==> flow/design.v <==
`timescale 1ns / 1ps
module ClkDiv(
    input mclk,
    input Reset,
    output clk190
    );
    reg [18:0] clk_div;
    always@(posedge mclk,posedge Reset)
    begin
    if(Reset==1)
    clk_div=0;
    else
    clk_div=clk_div+1;
    end
    assign clk190=clk_div[18];
endmodule
# Reports on ClkDiv

What the tools print for ClkDiv, step after step.
Lines are those of the file above, counted from 1.
Operators carry their Yosys type and port widths (W data, S select, Z words).
Library cell names are shortened.
Not given: --

Design top: ClkDiv
Clock: mclk
Standard-cell library: sky130hd
Library corner: tt_025C_1v80

# Word-level counts

Yosys after proc, flatten, opt, wreduce and memory -nomap, before mapping. Enables and synchronous resets that opt folds into registers are not counted as muxes. Memory bits, and registers merged into a memory's read port (data or address), are not among the register bits. Print and check cells are not counted. Equal cells are merged and count once.

Bits in registers: 19
Bits of input ports: 2
Output and inout bits: 1

Add/sub/neg operators: 1

Operator list:

| kind                    | number |
| $add A19 B1 Y19 const B | 1 |

# Depth

Longest topological path by Yosys (ltp), each cell counted once; first at word level (registers and memories cut), then after technology mapping (sequential cells cut; the memories' decode and read muxes count).

Depth after elaboration: 1
ABC_AREA: 1
Depth in mapped cells: 7
Depth with buffers taken out: 7

# Mapped cells and area

Source: synth_stat.txt of the flow (Yosys; design flattened, memories mapped). It holds for the ABC_AREA given above (unset counts as 0); a run with the other value may have another netlist.
Totals and module areas in this step are rounded.

Cell types:

| cell     | number | area in all (um2) |
| dfrtp_1  | 19     | 475.456 |
| nand2_1  | 31     | 116.362 |
| nor2_1   | 15     | 56.304 |
| nand3_1  | 11     | 55.053 |
| inv_1    | 14     | 52.55 |
| xnor2_1  | 6      | 52.55 |
| xor2_1   | 4      | 35.034 |
| nor2_2   | 4      | 25.024 |
| nand2_2  | 3      | 18.768 |
| nand4_1  | 3      | 18.768 |
| o21bai_1 | 2      | 15.014 |
| ha_1     | 1      | 12.512 |
| o21ai_0  | 1      | 5.005 |
| o21ai_1  | 1      | 5.005 |

Cells in the netlist: 115
Synthesis area: 0.0009434 mm2
Area of sequential cells: 0.0004755 mm2
Flip-flops: 19
Buffer cells: 0

# Timing after synthesis

Source: OpenSTA report_checks on the synthesized netlist (no wires, ideal clock, input and output delay 20% of the period each), path of least setup slack; recovery checks are left aside. Register names are those of the netlist, which keeps one name where synthesis merged equal registers.

Path type: register to register
From: register clk_div[0]
To: register clk_div[18]
Clock period: 1.34 ns
Setup time: 0.121 ns
Launch time at the first pin: 0.000 ns
Arrival time: 1.024 ns
Data required time: 1.219 ns
Setup slack: 0.195 ns
Delay of the path: 1.145 ns
Stages on the path: 7
Synthesis period reached: 1.145 ns

"delay of the path" is the arrival time less input delay plus setup time.
"stages on the path": output pins that drive a net of the path, with the launching flip-flop's if there is one; two outputs of one cell count as two.
"synthesis period reached" = period - worst setup slack (recovery checks aside). The figure is calculated, with input and output delays left at 20% of the set period.
Between the ends stands the longest chain of elaborated cells between them, by number of cells; it is not shown to be the way that was timed. Of several equally long chains one is given.
Each line given opens the expression or statement behind the cell; cells for indexed reads and writes are added by Yosys, which also makes memories of some case tables.

Cell sequence: dfrtp_1 ha_1 nand2_1 nor2_2 nand3_1 o21bai_1 nand2_1
Cells in the longest elaborated chain: 1

Ends and longest elaborated chain, post-synthesis:

| what            | line | source |
| from (decl)     | 7    | `reg [18:0] clk_div;` |
| from (assign)   | 11   | `clk_div=0;` |
| from (assign)   | 13   | `clk_div=clk_div+1;` |
| $add A19 B1 Y19 | 13   |  |
| to (assign)     | 11   |  |
| to (assign)     | 13   |  |
| to (decl)       | 7    |  |

# Timing after layout

Path of least setup slack in the final report of run 1 (OpenROAD, finished layout, wires in). Where an end is a register, its clock arrival counts in the times.

Path type: register to output
From: register clk_div[18]
To: output clk190
Clock period: 2.19 ns
Output delay: 0.44 ns
Launch time at the first pin: 0.30 ns
Arrival time: 1.18 ns
Data required time: 1.75 ns
Setup slack: 0.57 ns
Stages on the path: 2

Cell sequence: dfrtp_1 clkdlybuf4s50_1
Cells in the longest elaborated chain: 0

Ends and longest elaborated chain, post-layout:

| what          | line | source |
| from (decl)   | 7    | `reg [18:0] clk_div;` |
| from (assign) | 11   | `clk_div=0;` |
| from (assign) | 13   | `clk_div=clk_div+1;` |
| to (decl)     | 5    | `output clk190` |

Hand-over note for ClkDiv

Top module ClkDiv; platform sky130hd; tools Yosys and OpenROAD; 2 stored runs in no particular order. Input and output delays are each 20% of the period that was set; the output load is 0.01 pF.
"clock period reached" is the run's clock period less its worst setup slack. It is reckoned from that one timing run; input and output delays stay at 20% of the period that was set.
By "total power of the final layout" is meant OpenSTA's value without simulated activity: inputs other than the clock are taken to toggle once in ten clock periods, and the tool carries that through the logic.
The results are shown rounded.

## Run 1

==> flow/run.sh <==
#!/bin/bash
# the make line also repeats the synthesis and layout settings of config.mk as NAME=value (left out here)
make -C /OpenROAD-flow-scripts/flow DESIGN_CONFIG=/design/flow/config.mk WORK_HOME=/design/flow/orfs CLKGATE_MAP_FILE= finish
==> flow/config.mk <==
export PLATFORM = sky130hd
export DESIGN_NAME = ClkDiv
export DESIGN_NICKNAME = ClkDiv
export VERILOG_FILES = /design/flow/design.v
export SDC_FILE = /design/flow/constraint.sdc
export NUM_CORES = 4
export LEC_CHECK = 0
export ABC_AREA = 1
export CAP_MARGIN = 10
export CORE_MARGIN = 2
export CORE_UTILIZATION = 39
export CTS_CLUSTER_DIAMETER = 353
export PLACE_DENSITY_LB_ADDON = 0.18
export SLEW_MARGIN = 20
==> flow/constraint.sdc <==
create_clock -name core_clock -period 2.19 [get_ports {mclk}]
set_input_delay 0.4380 -clock core_clock [delete_from_list [all_inputs] [get_ports {mclk}]]
set_output_delay 0.4380 -clock core_clock [all_outputs]
set_load 0.01 [all_outputs]

| result of run 1 | value |
|---|---|
| total power of the final layout | 0.0005399 W |
| area inside the die boundary | 0.002829 mm2 |
| clock period reached | 1.620 ns |
| total negative setup slack | 0.000 ns |
| smallest setup slack | 0.570 ns |
| netlist area reported by Yosys | 0.0009434 mm2 |
| standard-cell area after routing | 0.001032 mm2 |

## Run 2

==> flow/run.sh <==
#!/bin/bash
# the make line also repeats the synthesis and layout settings of config.mk as NAME=value (left out here)
make -C /OpenROAD-flow-scripts/flow DESIGN_CONFIG=/design/flow/config.mk WORK_HOME=/design/flow/orfs CLKGATE_MAP_FILE= finish
==> flow/config.mk <==
export PLATFORM = sky130hd
export DESIGN_NAME = ClkDiv
export DESIGN_NICKNAME = ClkDiv
export VERILOG_FILES = /design/flow/design.v
export SDC_FILE = /design/flow/constraint.sdc
export NUM_CORES = 4
export LEC_CHECK = 0
export ABC_AREA = 0
export CAP_MARGIN = 20
export CELL_PAD_IN_SITES_DETAIL_PLACEMENT = 1
export CELL_PAD_IN_SITES_GLOBAL_PLACEMENT = 1
export CORE_ASPECT_RATIO = 1.91
export CORE_MARGIN = 10
export CORE_UTILIZATION = 49
export GPL_ROUTABILITY_DRIVEN = 0
export GPL_TIMING_DRIVEN = 1
export MAX_ROUTING_LAYER = met5
export PLACE_DENSITY_LB_ADDON = 0.26
export SETUP_SLACK_MARGIN = 0.03
export SLEW_MARGIN = 20
==> flow/constraint.sdc <==
create_clock -name core_clock -period 1.5 [get_ports {mclk}]
set_input_delay 0.3000 -clock core_clock [delete_from_list [all_inputs] [get_ports {mclk}]]
set_output_delay 0.3000 -clock core_clock [all_outputs]
set_load 0.01 [all_outputs]

| result of run 2 | value |
|---|---|
| total power of the final layout | 0.0007772 W |
| area inside the die boundary | 0.003822 mm2 |
| clock period reached | 1.375 ns |
| total negative setup slack | 0.000 ns |
| smallest setup slack | 0.125 ns |
| netlist area reported by Yosys | 0.0008283 mm2 |
| standard-cell area after routing | 0.0009609 mm2 |

End of note.
